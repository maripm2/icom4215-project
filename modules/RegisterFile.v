==> flow/design.v <==
module multiPlexer(
    output reg [31:0] P, 
    input [31:0] R0,R1,R2,R3,R4,R5,R6,R7,R8,R9,R10,R11,R12,
                R13,R14,R15,R16,R17,R18,R19,R20,R21,R22,R23,
                R24,R25,R26,R27,R28,R29,R30,R31,
    input [4:0] S
    );
always @ (*)
    begin
        case (S)
            5'b00000: P = R0;
            5'b00001: P = R1;  
            5'b00010: P = R2;
            5'b00011: P = R3;
            5'b00100: P = R4;
            5'b00101: P = R5;
            5'b00110: P = R6;
            5'b00111: P = R7;
            5'b01000: P = R8;
            5'b01001: P = R9;
            5'b01010: P = R10;
            5'b01011: P = R11;
            5'b01100: P = R12;
            5'b01101: P = R13;
            5'b01110: P = R14;
            5'b01111: P = R15;
            5'b10000: P = R16;
            5'b10001: P = R17;
            5'b10010: P = R18;
            5'b10011: P = R19;
            5'b10100: P = R20;
            5'b10101: P = R21;
            5'b10110: P = R22;
            5'b10111: P = R23;
            5'b11000: P = R24;
            5'b11001: P = R25;
            5'b11010: P = R26;
            5'b11011: P = R27;
            5'b11100: P = R28;
            5'b11101: P = R29;
            5'b11110: P = R30;
            5'b11111: P = R31;
        endcase 
    end
endmodule 
module binaryDecoder (
        output reg [31:0] O, input [4:0] D, input E
);
        always @ (*) begin 
                if(E == 0)
                        O =  32'b00000000000000000000000000000000;
                else   
                    begin
                        case (D)
                                5'b00000: O = 32'b00000000000000000000000000000001;
                                5'b00001: O = 32'b00000000000000000000000000000010;  
                                5'b00010: O = 32'b00000000000000000000000000000100;
                                5'b00011: O = 32'b00000000000000000000000000001000;
                                5'b00100: O = 32'b00000000000000000000000000010000;
                                5'b00101: O = 32'b00000000000000000000000000100000;
                                5'b00110: O = 32'b00000000000000000000000001000000;
                                5'b00111: O = 32'b00000000000000000000000010000000;
                                5'b01000: O = 32'b00000000000000000000000100000000;
                                5'b01001: O = 32'b00000000000000000000001000000000;
                                5'b01010: O = 32'b00000000000000000000010000000000;
                                5'b01011: O = 32'b00000000000000000000100000000000;
                                5'b01100: O = 32'b00000000000000000001000000000000;
                                5'b01101: O = 32'b00000000000000000010000000000000;
                                5'b01110: O = 32'b00000000000000000100000000000000;
                                5'b01111: O = 32'b00000000000000001000000000000000;
                                5'b10000: O = 32'b00000000000000010000000000000000;
                                5'b10001: O = 32'b00000000000000100000000000000000;
                                5'b10010: O = 32'b00000000000001000000000000000000;
                                5'b10011: O = 32'b00000000000010000000000000000000;
                                5'b10100: O = 32'b00000000000100000000000000000000;
                                5'b10101: O = 32'b00000000001000000000000000000000;
                                5'b10110: O = 32'b00000000010000000000000000000000;
                                5'b10111: O = 32'b00000000100000000000000000000000;
                                5'b11000: O = 32'b00000001000000000000000000000000;
                                5'b11001: O = 32'b00000010000000000000000000000000;
                                5'b11010: O = 32'b00000100000000000000000000000000;
                                5'b11011: O = 32'b00001000000000000000000000000000;
                                5'b11100: O = 32'b00010000000000000000000000000000;
                                5'b11101: O = 32'b00100000000000000000000000000000;
                                5'b11110: O = 32'b01000000000000000000000000000000;
                                5'b11111: O = 32'b10000000000000000000000000000000;
                        endcase 
                end
        end
endmodule
module register32 (
    output reg [31:0] Qs,
    input clk, Ld, 
    input [31:0] Ds
);
    reg[31:0] PW;
    always @  (posedge clk)  
        if(Ld) begin
            PW <= Ds;       
            Qs <= Ds;
        end
endmodule
module RegisterFile (output [31:0] PA, PB, input [31:0] PW, input [4:0] RA, RB, RW, input Clk, LE);
    wire [31:0] Qs0,Qs1,Qs2,Qs3,Qs4,Qs5,Qs6,Qs7,Qs8,Qs9,Qs10,Qs11,Qs12,Qs13,Qs14,Qs15,Qs16,Qs17,Qs18,Qs19,Qs20,Qs21,Qs22,Qs23,Qs24,Qs25,Qs26,Qs27,Qs28,Qs29,Qs30,Qs31;
    wire [31:0] O;
    binaryDecoder BD1 (O,RW,LE);
    register32 R0 (Qs0,Clk,O[0] ,PW);
    register32 R1 (Qs1,Clk,O[1] ,PW);
    register32 R2 (Qs2,Clk,O[2] ,PW);
    register32 R3 (Qs3,Clk,O[3] ,PW);
    register32 R4 (Qs4,Clk,O[4] ,PW);
    register32 R5 (Qs5,Clk,O[5] ,PW);
    register32 R6 (Qs6,Clk,O[6] ,PW);
    register32 R7 (Qs7,Clk,O[7] ,PW);
    register32 R8 (Qs8,Clk,O[8] ,PW);
    register32 R9 (Qs9,Clk,O[9] ,PW);
    register32 R10 (Qs10,Clk,O[10] ,PW);
    register32 R11 (Qs11,Clk,O[11] ,PW);
    register32 R12 (Qs12,Clk,O[12] ,PW);
    register32 R13 (Qs13,Clk,O[13] ,PW);
    register32 R14 (Qs14,Clk,O[14] ,PW);
    register32 R15 (Qs15,Clk,O[15] ,PW);
    register32 R16 (Qs16,Clk,O[16] ,PW);
    register32 R17 (Qs17,Clk,O[17] ,PW);
    register32 R18 (Qs18,Clk,O[18] ,PW);
    register32 R19 (Qs19,Clk,O[19] ,PW);
    register32 R20 (Qs20,Clk,O[20] ,PW);
    register32 R21 (Qs21,Clk,O[21] ,PW);
    register32 R22 (Qs22,Clk,O[22] ,PW);
    register32 R23 (Qs23,Clk,O[23] ,PW);
    register32 R24 (Qs24,Clk,O[24] ,PW);
    register32 R25 (Qs25,Clk,O[25] ,PW);
    register32 R26 (Qs26,Clk,O[26] ,PW);
    register32 R27 (Qs27,Clk,O[27] ,PW);
    register32 R28 (Qs28,Clk,O[28] ,PW);
    register32 R29 (Qs29,Clk,O[29] ,PW);
    register32 R30 (Qs30,Clk,O[30] ,PW);
    register32 R31 (Qs31,Clk,O[31] ,PW);
    multiPlexer mpPA (PA, 32'h00000000,Qs1,Qs2,Qs3,Qs4,Qs5,Qs6,Qs7,Qs8,Qs9,Qs10,Qs11,Qs12,Qs13,Qs14,Qs15,
        Qs16,Qs17,Qs18,Qs19,Qs20,Qs21,Qs22,Qs23,Qs24,Qs25,Qs26,Qs27,Qs28,Qs29,Qs30,Qs31, RA);
    multiPlexer mpPB (PB, 32'h00000000,Qs1,Qs2,Qs3,Qs4,Qs5,Qs6,Qs7,Qs8,Qs9,Qs10,Qs11,Qs12,Qs13,Qs14,Qs15,
        Qs16,Qs17,Qs18,Qs19,Qs20,Qs21,Qs22,Qs23,Qs24,Qs25,Qs26,Qs27,Qs28,Qs29,Qs30,Qs31, RB);
endmodule 
[Reports on RegisterFile]
Tool output for the design above, in the order of the flow.
Lines are those of the file above, counted from 1.
Cell names lack the library's common part.
The mark n/a stands for no value.
Set-up
  top module: RegisterFile
  clock input: Clk
  standard-cell library: sky130hd
  corner: tt_025C_1v80

[Word-level counts]
Counts by Yosys on the flattened word-level netlist (proc, flatten, opt, wreduce; memories kept). Register bits leave out memories and registers merged into their read ports (data or address). Print and check cells are left out. Cells with the same type and inputs are merged into one.
Memory sizes are those after Yosys's memory passes, which may raise the word count (mostly to a power of two), join words into wider ones and drop unused or constant bits.
Bit counts
  word width x clocked read ports: 0
  bits in writable memories: 0
  flip-flop bits (word level): 992
  bits in read-only memories: 1024
  cells after elaboration: 99
  memories: 1
  output and inout port bits: 64
  latch bits: 0
  bits of input ports: 49
Cells by class
  shifts and indexed selects: 0
  multiplexer cells: 3
  reduce/logical cells: 2
  add/sub/neg operators: 0
  equal/unequal tests: 62
  bitwise operators: 0
  magnitude comparators: 0
  divide/modulo/power cells: 0
  $mul: 0
Memories
  (name not given): depth 32, width 32, read ports 1, write ports 0, RTL line 54  | case (D)
Operator list (count)
  32-bit parallel mux with 32-bit select: 2
  5-bit == test (second input constant): 32
  5-bit by 4-bit == test with 1-bit output (second input constant): 16
  5-bit by 3-bit == test with 1-bit output (second input constant): 8
  32-bit two-way mux: 1
  5-bit by 2-bit == test with 1-bit output (second input constant): 4
  5-bit by 1-bit == test with 1-bit output (second input constant): 2
  5-bit zero test: 2

[Depth]
Yosys ltp: most cells in a row. Word level: on the elaborated netlist, between registers, memories and ports. Mapped: between sequential cells and ports; inverters and the memories' decode and read muxes count.
Logic depth
  depth after elaboration: 2
  ABC_AREA: 0
  gate-level depth with buffers: 10

[After synthesis]
Source: synth_stat.txt of the flow (Yosys; design flattened, memories mapped). It holds for the ABC_AREA given above (unset counts as 0); a run with the other value may have another netlist.
Mapped netlist
  area of sequential cells: 29788.6 µm²
  flip-flops: 992
  mapped cells: 3169
  buffers: 302
  mapped area: 43430.4 µm²
Cell types
  edfxtp_1: count 992, area in all 2.98E+04 µm²
  a22oi_1: count 416, area in all 3.12E+03 µm²
  nand3_1: count 476, area in all 2.38E+03 µm²
  and3_1: count 232, area in all 1.45E+03 µm²
  nand4_1: count 189, area in all 1.18E+03 µm²
  clkbuf_1: count 232, area in all 870.835 µm²
  a2111oi_0: count 63, area in all 551.779 µm²
  a221oi_1: count 56, area in all 490.47 µm²
  a22o_1: count 56, area in all 490.47 µm²
  a222oi_1: count 38, area in all 380.365 µm²
  and2_1: count 53, area in all 331.568 µm²
  or4_1: count 34, area in all 255.245 µm²
  mux2_2: count 22, area in all 247.738 µm²
  a32oi_1: count 23, area in all 201.443 µm²
  buf_2: count 40, area in all 200.192 µm²
  nor4_1: count 28, area in all 175.168 µm²
  nor2_1: count 38, area in all 142.637 µm²
  nand2_1: count 35, area in all 131.376 µm²
Not listed: further types 33, cells in them 146.
The figures by module come from a second, unflattened synthesis with its own total; it is not the netlist above.
Second synthesis, totals
  cells (unflattened synthesis): 3748
  area total of the unflattened synthesis: 45946.6 µm²
Rows give one instance, submodules left out.
By module
  register32: seq. area 960.9 µm², instances 31, cells 32, area 960.9 µm²
  multiPlexer: seq. area 0.0 µm², instances 2, cells 1354, area 7960.1 µm²
  binaryDecoder: seq. area 0.0 µm², instances 1, cells 47, area 234.0 µm²
  RegisterFile: seq. area 0.0 µm², instances 1, cells 1, area 3.8 µm²

[Worst setup path after synthesis]
Path of least setup slack by OpenSTA after synthesis, without wires, with an ideal clock, recovery checks aside; 20% of the period is set as input and as output delay. Where synthesis merged equal registers, the netlist keeps one of their names.
Timing path post-synthesis
  path type: input to output
  from: input port RA[2]
  to: output port PA[18]
  data required time: 3.280 ns
  stages: 8
  path delay: 1.781 ns
  arrival time: 2.601 ns
  period: 4.1 ns
  setup slack: 0.679 ns
  synthesis period reached: 3.421 ns
"path delay" is the arrival time less input delay plus setup time.
At an output port there is no setup time.
"stages" counts driving pins, that of a launching flip-flop among them; a cell with two outputs on the path counts twice.
"synthesis period reached" = period - worst setup slack (recovery checks aside). The figure is calculated, with input and output delays left at 20% of the set period.
Between the ends stands the longest chain of elaborated cells between them, by number of cells; it is not shown to be the way that was timed. Of several equally long chains one is given.
Each line given opens the expression or statement behind the cell; cells for indexed reads and writes are added by Yosys, which also makes memories of some case tables.
Between the ends, post-synthesis
  path through: buf_2 -> nor3b_1 -> clkbuf_1 -> and2_1 -> buf_2 -> a2111oi_0 -> nand3_1 -> or4_1
  length of the longest elaborated chain: 2
RTL lines, path post-synthesis
  start: declaration: RTL line 103  | module RegisterFile (output [31:0] PA, PB, input [31:0] PW, input [4:0] RA, RB, RW, input Clk, LE);
  5-bit == test: RTL line 10  | case (S)
  32-bit parallel mux with 32-bit select: RTL line 10
  end: declaration: RTL line 103

[Worst path after layout]
Path of least setup slack in the final report of entry A (OpenROAD, finished layout, wires in). Where an end is a register, its clock arrival counts in the times.
Timing path post-layout
  path type: input to output
  from: input port RB[1]
  to: output port PB[14]
  data required time: 3.54 ns
  stages: 8
  period: 4.43 ns
  arrival time: 3.59 ns
  setup slack: -0.05 ns
Between the ends stands the longest chain of elaborated cells between them, by number of cells; it is not shown to be the way that was timed. Of several equally long chains one is given.
Between the ends, post-layout
  path through: clkdlybuf4s15_2 -> and3_2 -> buf_1 -> nand3_1 -> nand4_1 -> nor4_2 -> nand4_1 -> clkdlybuf4s15_2
  length of the longest elaborated chain: 2
RTL lines, path post-layout
  start: declaration: RTL line 103  | module RegisterFile (output [31:0] PA, PB, input [31:0] PW, input [4:0] RA, RB, RW, input Clk, LE);
  5-bit == test: RTL line 10  | case (S)
  32-bit parallel mux with 32-bit select: RTL line 10
  end: declaration: RTL line 103

## Implementation results

Flow measurements of RegisterFile on sky130hd: 2 stored runs with different settings, listed in no order. Input and output delays are each 20% of the period that was set; the output load is 0.01 pF.
By "achieved clock period (ns)" is meant the clock period of the run minus its worst setup slack. This is arithmetic on one report: input and output delays are still those of the set period (20% each).
"worst setup path time (ns)" means the part of the period allowed to the worst setup path (the constraints hold back 20% at inputs and 20% at outputs) less its slack; where the path has registers, the arrival times of their clocks count too.

Flow files of entry A
==> flow/run.sh <==
#!/bin/bash
# the make line also repeats the synthesis and layout settings of config.mk as NAME=value (left out here)
make -C /OpenROAD-flow-scripts/flow DESIGN_CONFIG=/design/flow/config.mk WORK_HOME=/design/flow/orfs CLKGATE_MAP_FILE= finish
==> flow/config.mk <==
export PLATFORM = sky130hd
export DESIGN_NAME = RegisterFile
export DESIGN_NICKNAME = RegisterFile
export VERILOG_FILES = /design/flow/design.v
export SDC_FILE = /design/flow/constraint.sdc
export NUM_CORES = 4
export LEC_CHECK = 0
export CAP_MARGIN = 10
export CELL_PAD_IN_SITES_DETAIL_PLACEMENT = 2
export CELL_PAD_IN_SITES_GLOBAL_PLACEMENT = 1
export CORE_MARGIN = 2
export CORE_UTILIZATION = 15
export CTS_CLUSTER_DIAMETER = 171
export CTS_CLUSTER_SIZE = 27
export GPL_ROUTABILITY_DRIVEN = 1
export GPL_TIMING_DRIVEN = 0
export PLACE_DENSITY = 0.39
export SLEW_MARGIN = 10
==> flow/constraint.sdc <==
create_clock -name core_clock -period 4.43 [get_ports {Clk}]
set_input_delay 0.8860 -clock core_clock [delete_from_list [all_inputs] [get_ports {Clk}]]
set_output_delay 0.8860 -clock core_clock [all_outputs]
set_load 0.01 [all_outputs]

report of entry A
yosys chip area after synthesis (um^2): 43430.4
finish__design__die__area: 293856.0
finish__design__instance__utilization: 0.1949
finish__timing__setup__ws: -0.051
finish__timing__hold__ws: 0.712
achieved clock period (ns): 4.481
worst setup path time (ns): 2.71
worst setup path kind: input to output

Flow files of entry B
==> flow/run.sh <==
#!/bin/bash
# the make line also repeats the synthesis and layout settings of config.mk as NAME=value (left out here)
make -C /OpenROAD-flow-scripts/flow DESIGN_CONFIG=/design/flow/config.mk WORK_HOME=/design/flow/orfs CLKGATE_MAP_FILE= finish
==> flow/config.mk <==
export PLATFORM = sky130hd
export DESIGN_NAME = RegisterFile
export DESIGN_NICKNAME = RegisterFile
export VERILOG_FILES = /design/flow/design.v
export SDC_FILE = /design/flow/constraint.sdc
export NUM_CORES = 4
export LEC_CHECK = 0
export CAP_MARGIN = 20
export CELL_PAD_IN_SITES_DETAIL_PLACEMENT = 0
export CELL_PAD_IN_SITES_GLOBAL_PLACEMENT = 2
export CORE_MARGIN = 7
export CORE_UTILIZATION = 63
export CTS_CLUSTER_SIZE = 14
export GPL_TIMING_DRIVEN = 1
export MAX_ROUTING_LAYER = met5
export PLACE_DENSITY_LB_ADDON = 0.1
export SLEW_MARGIN = 40
export TNS_END_PERCENT = 30
==> flow/constraint.sdc <==
create_clock -name core_clock -period 4.35 [get_ports {Clk}]
set_input_delay 0.8700 -clock core_clock [delete_from_list [all_inputs] [get_ports {Clk}]]
set_output_delay 0.8700 -clock core_clock [all_outputs]
set_load 0.01 [all_outputs]

report of entry B
yosys chip area after synthesis (um^2): 43430.4
finish__design__die__area: 76485.4
finish__design__instance__utilization: 0.7764
finish__timing__setup__ws: -0.133
finish__timing__hold__ws: 0.664
achieved clock period (ns): 4.483
worst setup path time (ns): 2.74
worst setup path kind: input to output
